==> flow/design.v <==
`timescale 1ns / 1ps
module clkdiv(
    input clk, rst,
    output reg clk_div,
    input [15:0] terminalcount
    );
reg [15:0] count;
wire tc;
assign tc = (count == terminalcount);	 
always @ (posedge(clk), posedge(rst))
begin
    if (rst) count <= 0;
    else if (tc) count <= 0;		 
    else count <= count + 1;
end
always @ (posedge(clk), posedge(rst))
begin
    if (rst) clk_div <= 0;
    else if (tc) clk_div = !clk_div;	 
end
endmodule
# --- Step by step through the tools: clkdiv ---
# The steps from the RTL of clkdiv to its reports follow in flow order.
# Line numbers count from 1 in the design file above.
# Operators carry their Yosys type and port widths (W data, S select, Z words).
# Library cell names are shortened.
setup:
  top: "clkdiv"
  clock: "clk"
  library: "sky130hd"
  corner: "tt_025C_1v80"

# --- Elaborated design ---
# Yosys after proc, flatten, opt, wreduce and memory -nomap, before mapping. Enables and synchronous resets that opt folds into registers are not counted as muxes. Memory bits, and registers merged into a memory's read port (data or address), are not among the register bits. Print and check cells are not counted. Equal cells are merged and count once.
op_classes:
  addsub: 1
  mul: 0
  div_mod_pow: 0
  compare: 0
  equal: 1
  shifts: 0
  mux: 1
  n_logic: 0
  n_reduce_logical: 1
op_table:
  columns: ["cell", "count"]
  rows:
  - ["$add A16 B1 Y16 const B", 1]
  - ["$eq A16 B16 Y1", 1]
  - ["$mux W16", 1]
  - ["$logic_not A1 Y1", 1]
bits:
  register_bits: 17
  latch_bits: 0
  ram_bits: 0
  romBits: 0
  clocked_rd_ports_x_width: 0
  memories: 0
  output_inout_bits: 1
  wordCells: 6

# --- Depth ---
# Yosys ltp: most cells in a row. Word level: on the elaborated netlist, between registers, memories and ports. Mapped: between sequential cells and ports; inverters and the memories' decode and read muxes count.
depth:
  word_depth: 2
  abc_area: 0
  mapped_depth: 6
  depth_no_buf: 5

# --- Mapped cells and area ---
# The flow's flattened synthesis, as Yosys stat reports it; memories are mapped. The netlist is that of the ABC_AREA named above (0 if unset); the other value can give another one.
mapped:
  cells: 102
  mapped_area_um2: 993.5
  flip_flops: 17
  buf_cells: 5
types:
  columns: ["cell", "count", "area_total_um2"]
  rows:
  - ["dfrtp_1", 17, 425.408]
  - ["xnor2_1", 25, 218.96]
  - ["nor2_1", 16, 60.058]
  - ["nand4_1", 8, 50.048]
  - ["xor2_1", 5, 43.792]
  - ["nor4_4", 1, 21.27]
  - ["nand2_1", 5, 18.768]
  - ["nor4_1", 3, 18.768]
  - ["nand3_1", 3, 15.014]
  - ["nor3_1", 3, 15.014]
  - ["ha_1", 1, 12.512]
  - ["nand4_2", 1, 12.512]
  - ["buf_6", 1, 11.261]
  - ["inv_1", 3, 11.261]
  - ["buf_2", 2, 10.01]
  - ["and4_1", 1, 8.758]
  - ["clkbuf_1", 2, 7.507]
  - ["o31ai_1", 1, 7.507]
# Not listed: further types 4, cells in them 4.

# --- Timing after synthesis ---
# OpenSTA on the mapped netlist: ideal clock, no wires. The path of least setup slack (recovery checks aside). Input and output delay are each 20% of the period. Register names are those of the netlist, which keeps one name where synthesis merged equal registers.
synth_path:
  path_type: "register to register"
  startpoint: "reg count[3]"
  endpoint: "reg count[10]"
  period_ns: 2.09
  setup_time_ns: 0.121
  launch_ns: 0.000
  arrival_time_ns: 1.536
  path_slack_ns: 0.432
  path_delay_ns: 1.657
  stages: 7
  synth_period_reached_ns: 1.658
# "path_delay_ns" = arrival - input delay + setup time.
# "stages": output pins that drive a net of the path, with the launching flip-flop's if there is one; two outputs of one cell count as two.
# "synth_period_reached_ns" = period - worst setup slack (recovery checks aside). The figure is calculated, with input and output delays left at 20% of the set period.
# The rows between start and end are the longest chain of elaborated cells between them; the timing report does not say that the signal goes this way. Where chains are equally long, one stands for them.
# Each line given opens the expression or statement behind the cell; cells for indexed reads and writes are added by Yosys, which also makes memories of some case tables.
# A register here has more assigning lines than the two given.
synth_via:
  cell_sequence: "dfrtp_1 clkbuf_1 xnor2_1 nand4_1 nor4_4 buf_2 nor2_1"
  elab_chain_len: 2
synth_rtl:
  columns: ["item", "line_no", "rtl"]
  rows:
  - ["start: declaration", 7, "reg [15:0] count;"]
  - ["start: assignment", 12, "if (rst) count <= 0;"]
  - ["start: assignment", 14, "else count <= count + 1;"]
  - ["$add A16 B1 Y16", 14, null]
  - ["$mux W16", 13, "else if (tc) count <= 0;"]
  - ["end: assignment", 13, null]
  - ["end: assignment", 14, null]
  - ["end: declaration", 7, null]

# --- Path in the finished layout ---
# Path of least setup slack in the final report of flow run A (OpenROAD, finished layout, wires in). Where an end is a register, its clock arrival counts in the times.
layout_path:
  path_type: "input to register"
  startpoint: "in terminalcount[8]"
  endpoint: "reg clk_div"
  period_ns: 2.16
  setup_time_ns: 0.07
  launch_ns: 0.43
  arrival_time_ns: 1.91
  path_slack_ns: 0.43
  stages: 6
# The rows between start and end are the longest chain of elaborated cells between them; the timing report does not say that the signal goes this way. Where chains are equally long, one stands for them.
layout_via:
  cell_sequence: "clkdlybuf4s50_1 xnor2_1 nand4_1 nor4_4 buf_12 xor2_1"
  elab_chain_len: 1
layout_rtl:
  columns: ["item", "line_no", "rtl"]
  rows:
  - ["start: declaration", 5, "input [15:0] terminalcount"]
  - ["$eq A16 B16 Y1", 9, "assign tc = (count == terminalcount);"]
  - ["end: assignment", 18, "if (rst) clk_div <= 0;"]
  - ["end: assignment", 19, "else if (tc) clk_div = !clk_div;"]
  - ["end: declaration", 4, "output reg clk_div,"]

# Module clkdiv, platform sky130hd: 2 stored runs of the flow (Yosys, OpenROAD) with differing settings, in no particular order. Input and output delays are each 20% of the period that was set; the output load is 0.01 pF.
# "period_reached_ns": clock period set for the run, less the worst setup slack. It is reckoned from that one timing run; input and output delays stay at 20% of the period that was set.
# "worst_setup_path_time_ns" = time allowed to the worst setup path (clock period - input delay - output delay, where it has them) - its slack; a late launch clock adds to it, a late capture clock takes from it.
# By "power_uw" is meant OpenSTA's value without simulated activity: inputs other than the clock are taken to toggle once in ten clock periods, and the tool carries that through the logic.
runs:
  - name: "flow run A"
    settings:
      period_ns: 2.16
      CORE_UTILIZATION: 27
      SETUP_SLACK_MARGIN: 0.06
      PLACE_DENSITY: 0.46
      CTS_CLUSTER_SIZE: 85
      CAP_MARGIN: 5
      SLEW_MARGIN: 5
      MIN_ROUTING_LAYER: "met1"
      CORE_MARGIN: 2
    results:
      ys_area_um2: 993.5
      period_reached_ns: 1.725
      final_stdcell_area_um2: 1271.2
      hold_ws_ns: 0.475
      finish.utilization_pct: 35.3
      worst_setup_path_time_ns: 1.29
      timing.worst_path_kind: "input to register"
      power_uw: 801
      tns_ns: 0.000
      final_die_area_um2: 4180.9
      setup_worst_slack_ns: 0.435
  - name: "flow run B"
    settings:
      period_ns: 2.04
      CORE_UTILIZATION: 30
      CAP_MARGIN: 20
      CORE_MARGIN: 2
      SLEW_MARGIN: 20
    results:
      setup_worst_slack_ns: 0.352
      power_uw: 782.7
      ys_area_um2: 993.5
      period_reached_ns: 1.688
      hold_ws_ns: 0.479
      tns_ns: 0.000
      finish.utilization_pct: 40.2
      final_stdcell_area_um2: 1246.2
      final_die_area_um2: 3787.8
      worst_setup_path_time_ns: 1.28
      timing.worst_path_kind: "input to register"
